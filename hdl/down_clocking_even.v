==> flow/design.v <==
module  down_clocking_even(
input   i_clk,
input   i_rst,
input   [15:0]i_divisor,
output  o_clk
);
wire    [15:0]divisor;
wire    borrow;
minus_one   minus_one_0(
i_divisor,
divisor,
borrow
);
wire    go;
assign  go=((i_divisor!=0)&&i_rst);
reg [15:0]ct;
reg clk;
always@(posedge i_clk or negedge i_rst)
    if(!i_rst)begin
        ct<=0;
        clk<=0;
    end
    else if(go)begin
        if(ct>=divisor)begin
            ct<=0;
            clk<=~clk;
        end
        else ct<=ct+1;
    end
assign  o_clk=go?clk:i_clk;
endmodule
module minus_one(
input	[15:0]i_operand,
output	[15:0]o_result,
output	o_borrow
);
wire	[15:0]G_0;
assign	G_0=~i_operand;
wire	[15:0]G_1;
assign	G_1[1]=G_0[1]&G_0[0];
assign	G_1[3]=G_0[3]&G_0[2];
assign	G_1[5]=G_0[5]&G_0[4];
assign	G_1[7]=G_0[7]&G_0[6];
assign	G_1[9]=G_0[9]&G_0[8];
assign	G_1[11]=G_0[11]&G_0[10];
assign	G_1[13]=G_0[13]&G_0[12];
assign	G_1[15]=G_0[15]&G_0[14];
assign	G_1[0]=G_0[0];
assign	G_1[2]=G_0[2];
assign	G_1[4]=G_0[4];
assign	G_1[6]=G_0[6];
assign	G_1[8]=G_0[8];
assign	G_1[10]=G_0[10];
assign	G_1[12]=G_0[12];
assign	G_1[14]=G_0[14];
wire	[15:0]G_2;
assign	G_2[3]=G_1[3]&G_1[1];
assign	G_2[5]=G_1[5]&G_1[3];
assign	G_2[7]=G_1[7]&G_1[5];
assign	G_2[9]=G_1[9]&G_1[7];
assign	G_2[11]=G_1[11]&G_1[9];
assign	G_2[13]=G_1[13]&G_1[11];
assign	G_2[15]=G_1[15]&G_1[13];
assign	G_2[0]=G_1[0];
assign	G_2[2]=G_1[2];
assign	G_2[1]=G_1[1];
assign	G_2[4]=G_1[4];
assign	G_2[6]=G_1[6];
assign	G_2[8]=G_1[8];
assign	G_2[10]=G_1[10];
assign	G_2[12]=G_1[12];
assign	G_2[14]=G_1[14];
wire	[15:0]G_3;
assign	G_3[5]=G_2[5]&G_2[1];
assign	G_3[7]=G_2[7]&G_2[3];
assign	G_3[9]=G_2[9]&G_2[5];
assign	G_3[11]=G_2[11]&G_2[7];
assign	G_3[13]=G_2[13]&G_2[9];
assign	G_3[15]=G_2[15]&G_2[11];
assign	G_3[0]=G_2[0];
assign	G_3[2]=G_2[2];
assign	G_3[1]=G_2[1];
assign	G_3[4]=G_2[4];
assign	G_3[3]=G_2[3];
assign	G_3[6]=G_2[6];
assign	G_3[8]=G_2[8];
assign	G_3[10]=G_2[10];
assign	G_3[12]=G_2[12];
assign	G_3[14]=G_2[14];
wire	[15:0]G_4;
assign	G_4[9]=G_3[9]&G_3[1];
assign	G_4[11]=G_3[11]&G_3[3];
assign	G_4[13]=G_3[13]&G_3[5];
assign	G_4[15]=G_3[15]&G_3[7];
assign	G_4[0]=G_3[0];
assign	G_4[2]=G_3[2];
assign	G_4[1]=G_3[1];
assign	G_4[4]=G_3[4];
assign	G_4[3]=G_3[3];
assign	G_4[6]=G_3[6];
assign	G_4[5]=G_3[5];
assign	G_4[8]=G_3[8];
assign	G_4[7]=G_3[7];
assign	G_4[10]=G_3[10];
assign	G_4[12]=G_3[12];
assign	G_4[14]=G_3[14];
wire	[15:0]G_5;
assign	G_5[2]=G_4[2]&G_4[1];
assign	G_5[4]=G_4[4]&G_4[3];
assign	G_5[6]=G_4[6]&G_4[5];
assign	G_5[8]=G_4[8]&G_4[7];
assign	G_5[10]=G_4[10]&G_4[9];
assign	G_5[12]=G_4[12]&G_4[11];
assign	G_5[14]=G_4[14]&G_4[13];
assign	G_5[1]=G_4[1];
assign	G_5[3]=G_4[3];
assign	G_5[5]=G_4[5];
assign	G_5[7]=G_4[7];
assign	G_5[9]=G_4[9];
assign	G_5[11]=G_4[11];
assign	G_5[13]=G_4[13];
assign	G_5[15]=G_4[15];
assign	G_5[0]=G_4[0];
assign	o_result[0]=~i_operand[0];
assign	o_result[15:1]=(G_5[14:0]&(~i_operand[15:1]))|((~G_5[14:0])&i_operand[15:1]);
assign	o_borrow=G_5[15];
endmodule
### Tool chain data of down_clocking_even

What the tools print for down_clocking_even, step after step.
Lines are those of the file above, counted from 1.
Operators: Yosys type, input widths -> output width; for muxes data width and select width s.
Cell names lack the library's common part.
The mark - stands for no value.

| set-up | value |
|---|---|
| top | down_clocking_even |
| clock port | i_clk |
| standard-cell library | sky130hd |
| corner | tt_025C_1v80 |

### Elaborated design

Yosys after proc, flatten, opt, wreduce and memory -nomap, before mapping. Enables and synchronous resets that opt folds into registers are not counted as muxes. Memory bits, and registers merged into a memory's read port (data or address), are not among the register bits. Print and check cells are not counted. Equal cells are merged and count once.

| storage and ports | value |
|---|---|
| word-level cells | 45 |
| register bits | 17 |

| operators by class | value |
|---|---|
| multiplexer cells | 2 |
| bitwise operators | 36 |
| magnitude comparators | 1 |
| add/subtract/negate cells | 1 |
| reductions and logical operators | 3 |

Operators by type and width:

| kind | number |
|---|---|
| $not 15->15 | 3 |
| $and 15x15->15 | 2 |
| $and 1x1->1 | 28 |
| $add 16x1->16 const B | 1 |
| $ge 16x16->1 | 1 |
| $reduce_bool 16->1 | 1 |
| $mux 16 | 1 |
| $or 15x15->15 | 1 |
| $not 1->1 | 2 |
| $reduce_and 2->1 | 1 |
| $logic_and 1x1->1 | 1 |
| $mux 1 | 1 |

### Logic depth

Yosys ltp: most cells in a row. Word level: on the elaborated netlist, between registers, memories and ports. Mapped: between sequential cells and ports; inverters and the memories' decode and read muxes count.

| logic depth | value |
|---|---|
| depth in word-level cells | 11 |
| ABC_AREA | 1 |
| mapped depth | 18 |
| mapped depth without buffers | 18 |

### Synthesis result

Yosys stat after the flow's synthesis: flattened, memories mapped to cells. It holds for the ABC_AREA given above (unset counts as 0); a run with the other value may have another netlist.

Cells by type:

| type | number |
|---|---|
| dfrtp_1 | 17 |
| ha_1 | 25 |
| nand2_1 | 73 |
| nand4_1 | 20 |
| inv_1 | 32 |
| nand3_1 | 14 |
| nor2_1 | 18 |
| xnor2_1 | 7 |
| nand2_2 | 8 |
| a21oi_2 | 5 |
| xor2_1 | 5 |
| nor2_2 | 6 |
| nand2_4 | 3 |
| nor2_4 | 3 |
| a21oi_1 | 6 |
| o21ai_1 | 4 |
| a21oi_4 | 1 |
| inv_2 | 4 |

Not listed: further types 9, cells in them 12.

| mapped netlist | value |
|---|---|
| sequential part of the area | 425.4 sq um |
| cell area after synthesis | 1854.3 sq um |
| mapped cells | 263 |
| mapped flip-flops | 17 |

Memo
Re: implementation data of down_clocking_even

Measured data: module down_clocking_even, platform sky130hd, 2 stored runs of the flow under differing settings, order arbitrary. Input and output delays are each 20% of the period that was set; the output load is 0.01 pF.
"period reached" is the run's clock period less its worst setup slack. It is reckoned from that one timing run; input and output delays stay at 20% of the period that was set.
"worst path time" is the time allowed to the run's worst setup path (the clock period less input and output delay, where it has them) less its slack. Clock arrival times count: a late capture clock shortens it, a late launch clock lengthens it.
"overall power" rests on the timing tool's default activity at the inputs, not on a simulated workload.
Settings: -- = not set for that run.
Results: -- = not shown.

| run | period_ns | CORE_UTILIZATION | SETUP_SLACK_MARGIN | PLACE_DENSITY_LB_ADDON | CELL_PAD_IN_SITES_GLOBAL_PLACEMENT | CELL_PAD_IN_SITES_DETAIL_PLACEMENT | TNS_END_PERCENT | ABC_AREA | CAP_MARGIN | SLEW_MARGIN | CORE_MARGIN | setup slack of the worst path (ns) | Yosys chip area after synthesis (sq um) | area of the standard cells in the finished layout (sq um) | worst path time (ns) | worst setup path kind | die footprint (sq um) | overall power (W) | period reached (ns) |
|---|---|---|---|---|---|---|---|---|---|---|---|---|---|---|---|---|---|---|---|
| run 1 | 5.13 | 22 | 0.83 | 0.2 | 0 | 0 | 70 | 1 | 30 | 5 | 2 | 0.904 | 1854.3 | 2229.6 | -- | -- | 9178.6 | 0.0006316 | -- |
| run 2 | 3.57 | 40 | 0.15 | -- | -- | -- | -- | -- | 20 | 20 | 2 | 0.240 | 1551.5 | 2119.5 | 1.90 | input -> output | 4393.0 | 0.000842 | 3.330 |
